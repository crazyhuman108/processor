==> flow/design.v <==
module PC(
    input logic clk,
    input logic rst,
    input logic branch_en,
    input logic loop_en,
    input logic [3:0] repetation_count,
    input logic [3:0] line_count,
    input logic [3:0] target_address,
    output logic [3:0] pc
);
    logic [3:0] count;
    logic [3:0] main_count;
    logic [3:0] loop_start_pc;
    logic in_loop;
    always_ff @(posedge clk or negedge rst) begin
        if (!rst) begin
            pc <= 4'd0;
            count <= 4'd0;
            main_count <= 4'd0;
            loop_start_pc <= 4'd0;
            in_loop <= 1'b0;
        end 
        else begin
            if (branch_en) begin
                pc <= target_address;
                in_loop <= 1'b0;
                count <= 4'd0;
                main_count <= 4'd0;
            end 
            else if (loop_en && !in_loop) begin
                loop_start_pc <= pc + 1;
                in_loop <= 1'b1;
                pc <= pc + 1;
                count <= 4'd1;
                main_count <= 4'd0;
            end 
            else if (in_loop) begin
                if (count < line_count) begin
                    pc <= pc + 1;
                    count <= count + 1;
                end 
                else begin
                    main_count <= main_count + 1;
                    if (main_count + 1 < repetation_count) begin
                        pc <= loop_start_pc;
                        count <= 4'd1;
                    end 
                    else begin
                        pc <= loop_start_pc + line_count;
                        in_loop <= 1'b0;
                        count <= 4'd0;
                        main_count <= 4'd0;
                    end
                end
            end 
            else begin
                pc <= pc + 1;
            end
        end
    end
endmodule
---- Reports on PC ----
The steps from the RTL of PC to its reports follow in flow order.
Lines are those of the file above, counted from 1.
Library cell names are shortened.
A cell with - has no value.
inputs
  design top .............................. PC
  clock port .............................. clk
  cell library ............................ sky130hd
  corner .................................. tt_025C_1v80

---- Word-level counts ----
Source: Yosys, flattened and elaborated, memories not mapped. Widths are those after wreduce. Registers that Yosys merges into a memory's read port (data or address) are not register bits. Print and check cells do not count.
operators by class
  magnitude comparators ................... 2
  mux-type cells .......................... 20
  eq/ne operators ......................... 1
  $add $sub $neg .......................... 4
  bitwise gates (word level) .............. 1
  reduce/logical cells .................... 5
operators with widths
  operator                                      number
  two-way mux 4 bit                             14
  adder 4 x 1 -> 4 bit (second input constant)  2
  two-way mux 1 bit                             6
  adder 4 x 1 -> 5 bit (second input constant)  1
  less-than comparator 5 x 4 -> 1 bit           1
  AND reduction 2 bit                           2
  adder 4 bit                                   1
  less-than comparator 4 bit                    1
  != test 3 bit (second input constant)         1
  nonzero test 3 bit                            1
  logical AND 1 bit                             1
  NOT 1 bit                                     1
  zero test 1 bit                               1
word-level totals
  bits of input ports ..................... 16
  word-level cells ........................ 38
  output and inout port bits .............. 4
  bits in registers ....................... 17

---- Longest topological paths ----
Longest topological path by Yosys (ltp), each cell counted once; first at word level (registers and memories cut), then after technology mapping (sequential cells cut; the memories' decode and read muxes count).
logic depth
  depth in word-level cells ............... 7
  ABC_AREA ................................ 0
  mapped depth ............................ 10
  depth with buffers taken out ............ 10

---- Synthesis result ----
Yosys stat after the flow's synthesis: flattened, memories mapped to cells. It holds for the ABC_AREA given above (unset counts as 0); a run with the other value may have another netlist.
The area totals of this step are shown rounded.
cell types
  cell       number  total area (µm²)
  dfrtp_1    17      425.408
  ha_1       12      150.144
  inv_1      16      60.058
  o21ai_2    4       35.034
  xor2_1     4       35.034
  a211oi_1   4       30.029
  nor2_1     8       30.029
  a2111oi_4  1       27.526
  nand2_1    7       26.275
  nor2b_1    4       25.024
  mux2_2     2       22.522
  o211ai_1   3       22.522
  fa_1       1       20.019
  mux2i_1    2       20.019
  nand3_1    4       20.019
  nor3_1     4       20.019
  o21ai_0    4       20.019
  or3_1      3       18.768
Other cell types: 18; their cells: 24.
mapped netlist
  buffer cells ............................ 1
  sequential area ......................... 425 µm²
  chip area (Yosys) ....................... 1200 µm²
  flip-flop cells ......................... 17
  standard cells after synthesis .......... 124

---- Timing after synthesis ----
OpenSTA on the mapped netlist: ideal clock, no wires. The path of least setup slack (recovery checks aside). Input and output delay are each 20% of the period. Register names are those of the netlist, which keeps one name where synthesis merged equal registers.
timing path post-synthesis
  path type ............................... register -> register
  start ................................... register main_count[0]
  end ..................................... register pc[2]
  required time ........................... 2.136 ns
  driving pins on the path ................ 10
  period .................................. 2.24 ns
  setup time .............................. 0.104 ns
  delay of the path ....................... 2.331 ns
  arrival time ............................ 2.227 ns
  buffers on the path ..................... 0
  path slack .............................. -0.091 ns
  time at the first pin ................... 0.000 ns
  period reached after synthesis .......... 2.331 ns
"delay of the path" is the arrival time less input delay plus setup time.
"driving pins on the path" counts driving pins, that of a launching flip-flop among them; a cell with two outputs on the path counts twice.
"period reached after synthesis" = period - worst setup slack (recovery checks aside). The figure is calculated, with input and output delays left at 20% of the set period.
The rows between start and end are the longest chain of elaborated cells between them; the timing report does not say that the signal goes this way. Where chains are equally long, one stands for them.
A line is the first line of the expression or statement that the cell stems from. Yosys adds cells for indexed reads and writes and turns some case tables into memories.
At most two assigning lines are given for a register; there are more.
between the ends, post-synthesis
  path through ............................ dfrtp_1 > ha_1 > nor2b_1 > or2_2 > ha_1 > o21ai_0 > a21oi_1 > or3_1 > mux2i_1 > a221oi_1
  length of the longest elaborated chain .. 7
  elaborated cells between the ends (all ways) .. 7
  those cells by class .................... 1 x add/sub; 1 x compare; 5 x mux
RTL lines, path post-synthesis
  what                                 line  RTL
  start: declaration                   12    logic [3:0] main_count;
  start: assignment                    19    main_count <= 4'd0;
  start: assignment                    43    main_count <= main_count + 1;
  adder 4 x 1 -> 5 bit                 44    if (main_count + 1 < repetation_count) begin
  less-than comparator 5 x 4 -> 1 bit  44
  two-way mux 4 bit                    44
  two-way mux 4 bit                    38    if (count < line_count) begin
  two-way mux 4 bit                    37    else if (in_loop) begin
  two-way mux 4 bit                    30    else if (loop_en && !in_loop) begin
  two-way mux 4 bit                    24    if (branch_en) begin
  end: assignment                      25
  end: assignment                      33    pc <= pc + 1;
  end: declaration                     9     output logic [3:0] pc

---- Timing after layout ----
Path of least setup slack in the final report of run A (OpenROAD, finished layout, wires in). Where an end is a register, its clock arrival counts in the times.
timing path after layout
  path type ............................... register -> register
  start ................................... register main_count[0]
  end ..................................... register pc[2]
  driving pins on the path ................ 10
  setup time .............................. 0.09 ns
  arrival time ............................ 2.74 ns
  time at the first pin ................... 0.29 ns
  path slack .............................. 0.52 ns
  period .................................. 3.06 ns
  required time ........................... 3.27 ns
  buffers on the path ..................... 0
The rows between start and end are the longest chain of elaborated cells between them; the timing report does not say that the signal goes this way. Where chains are equally long, one stands for them.
At most two assigning lines are given for a register; there are more.
between the ends, after layout
  path through ............................ dfrtp_1 > ha_1 > nor2b_1 > or2_2 > ha_1 > o21ai_0 > a21oi_1 > or3_1 > mux2i_1 > a221oi_1
  length of the longest elaborated chain .. 7
  elaborated cells between the ends (all ways) .. 7
  those cells by class .................... 1 x add/sub; 1 x compare; 5 x mux
RTL lines, path after layout
  what                                 line  RTL
  start: declaration                   12    logic [3:0] main_count;
  start: assignment                    19    main_count <= 4'd0;
  start: assignment                    43    main_count <= main_count + 1;
  adder 4 x 1 -> 5 bit                 44    if (main_count + 1 < repetation_count) begin
  less-than comparator 5 x 4 -> 1 bit  44
  two-way mux 4 bit                    44
  two-way mux 4 bit                    38    if (count < line_count) begin
  two-way mux 4 bit                    37    else if (in_loop) begin
  two-way mux 4 bit                    30    else if (loop_en && !in_loop) begin
  two-way mux 4 bit                    24    if (branch_en) begin
  end: assignment                      25
  end: assignment                      33    pc <= pc + 1;
  end: declaration                     9     output logic [3:0] pc

Data sheet: physical implementation of PC

Record of 2 stored runs of the RTL-to-layout flow on PC, platform sky130hd. The runs are unordered. Constraints: input delay and output delay 20% of the set period each, output load 0.01 pF.
"total power of the final layout" rests on the timing tool's default activity at the inputs, not on a simulated workload.
The results are shown rounded.

======== run A ========
==> flow/run.sh <==
#!/bin/bash
# the make line also repeats the synthesis and layout settings of config.mk as NAME=value (left out here)
make -C /OpenROAD-flow-scripts/flow DESIGN_CONFIG=/design/flow/config.mk WORK_HOME=/design/flow/orfs CLKGATE_MAP_FILE= finish
==> flow/config.mk <==
export PLATFORM = sky130hd
export DESIGN_NAME = PC
export DESIGN_NICKNAME = PC
export VERILOG_FILES = /design/flow/design.v
export SDC_FILE = /design/flow/constraint.sdc
export NUM_CORES = 4
export LEC_CHECK = 0
export CAP_MARGIN = 20
export CORE_ASPECT_RATIO = 1.12
export CORE_MARGIN = 2
export CORE_UTILIZATION = 38
export CTS_CLUSTER_DIAMETER = 103
export GPL_ROUTABILITY_DRIVEN = 1
export GPL_TIMING_DRIVEN = 1
export MAX_ROUTING_LAYER = met5
export PLACE_DENSITY_LB_ADDON = 0.05
export SETUP_SLACK_MARGIN = -0.16
export SLEW_MARGIN = 20
==> flow/constraint.sdc <==
create_clock -name core_clock -period 3.06 [get_ports {clk}]
set_input_delay 0.6120 -clock core_clock [delete_from_list [all_inputs] [get_ports {clk}]]
set_output_delay 0.6120 -clock core_clock [all_outputs]
set_load 0.01 [all_outputs]

-------- measured, run A --------
  cell area after synthesis ............... 1200 µm²
  area inside the die boundary ............ 3630 µm²
  standard-cell area after layout ......... 1470 µm²
  utilization after routing ............... 0.492
  worst setup slack after layout .......... 0.524 ns
  total negative slack .................... 0.000 ns
  total power of the final layout ......... 604 µW

======== run B ========
==> flow/run.sh <==
#!/bin/bash
# the make line also repeats the synthesis and layout settings of config.mk as NAME=value (left out here)
make -C /OpenROAD-flow-scripts/flow DESIGN_CONFIG=/design/flow/config.mk WORK_HOME=/design/flow/orfs CLKGATE_MAP_FILE= finish
==> flow/config.mk <==
export PLATFORM = sky130hd
export DESIGN_NAME = PC
export DESIGN_NICKNAME = PC
export VERILOG_FILES = /design/flow/design.v
export SDC_FILE = /design/flow/constraint.sdc
export NUM_CORES = 4
export LEC_CHECK = 0
export ABC_AREA = 1
export CAP_MARGIN = 25
export CORE_MARGIN = 2
export CORE_UTILIZATION = 39
export GPL_TIMING_DRIVEN = 1
export MIN_ROUTING_LAYER = met2
export PLACE_DENSITY_LB_ADDON = 0.16
export SLEW_MARGIN = 0
export TNS_END_PERCENT = 95
==> flow/constraint.sdc <==
create_clock -name core_clock -period 2.4 [get_ports {clk}]
set_input_delay 0.4800 -clock core_clock [delete_from_list [all_inputs] [get_ports {clk}]]
set_output_delay 0.4800 -clock core_clock [all_outputs]
set_load 0.01 [all_outputs]

-------- measured, run B --------
  cell area after synthesis ............... 1200 µm²
  area inside the die boundary ............ 3540 µm²
  standard-cell area after layout ......... 1460 µm²
  utilization after routing ............... 0.485
  worst setup slack after layout .......... 0.280 ns
  total negative slack .................... 0.000 ns
  total power of the final layout ......... 799 µW
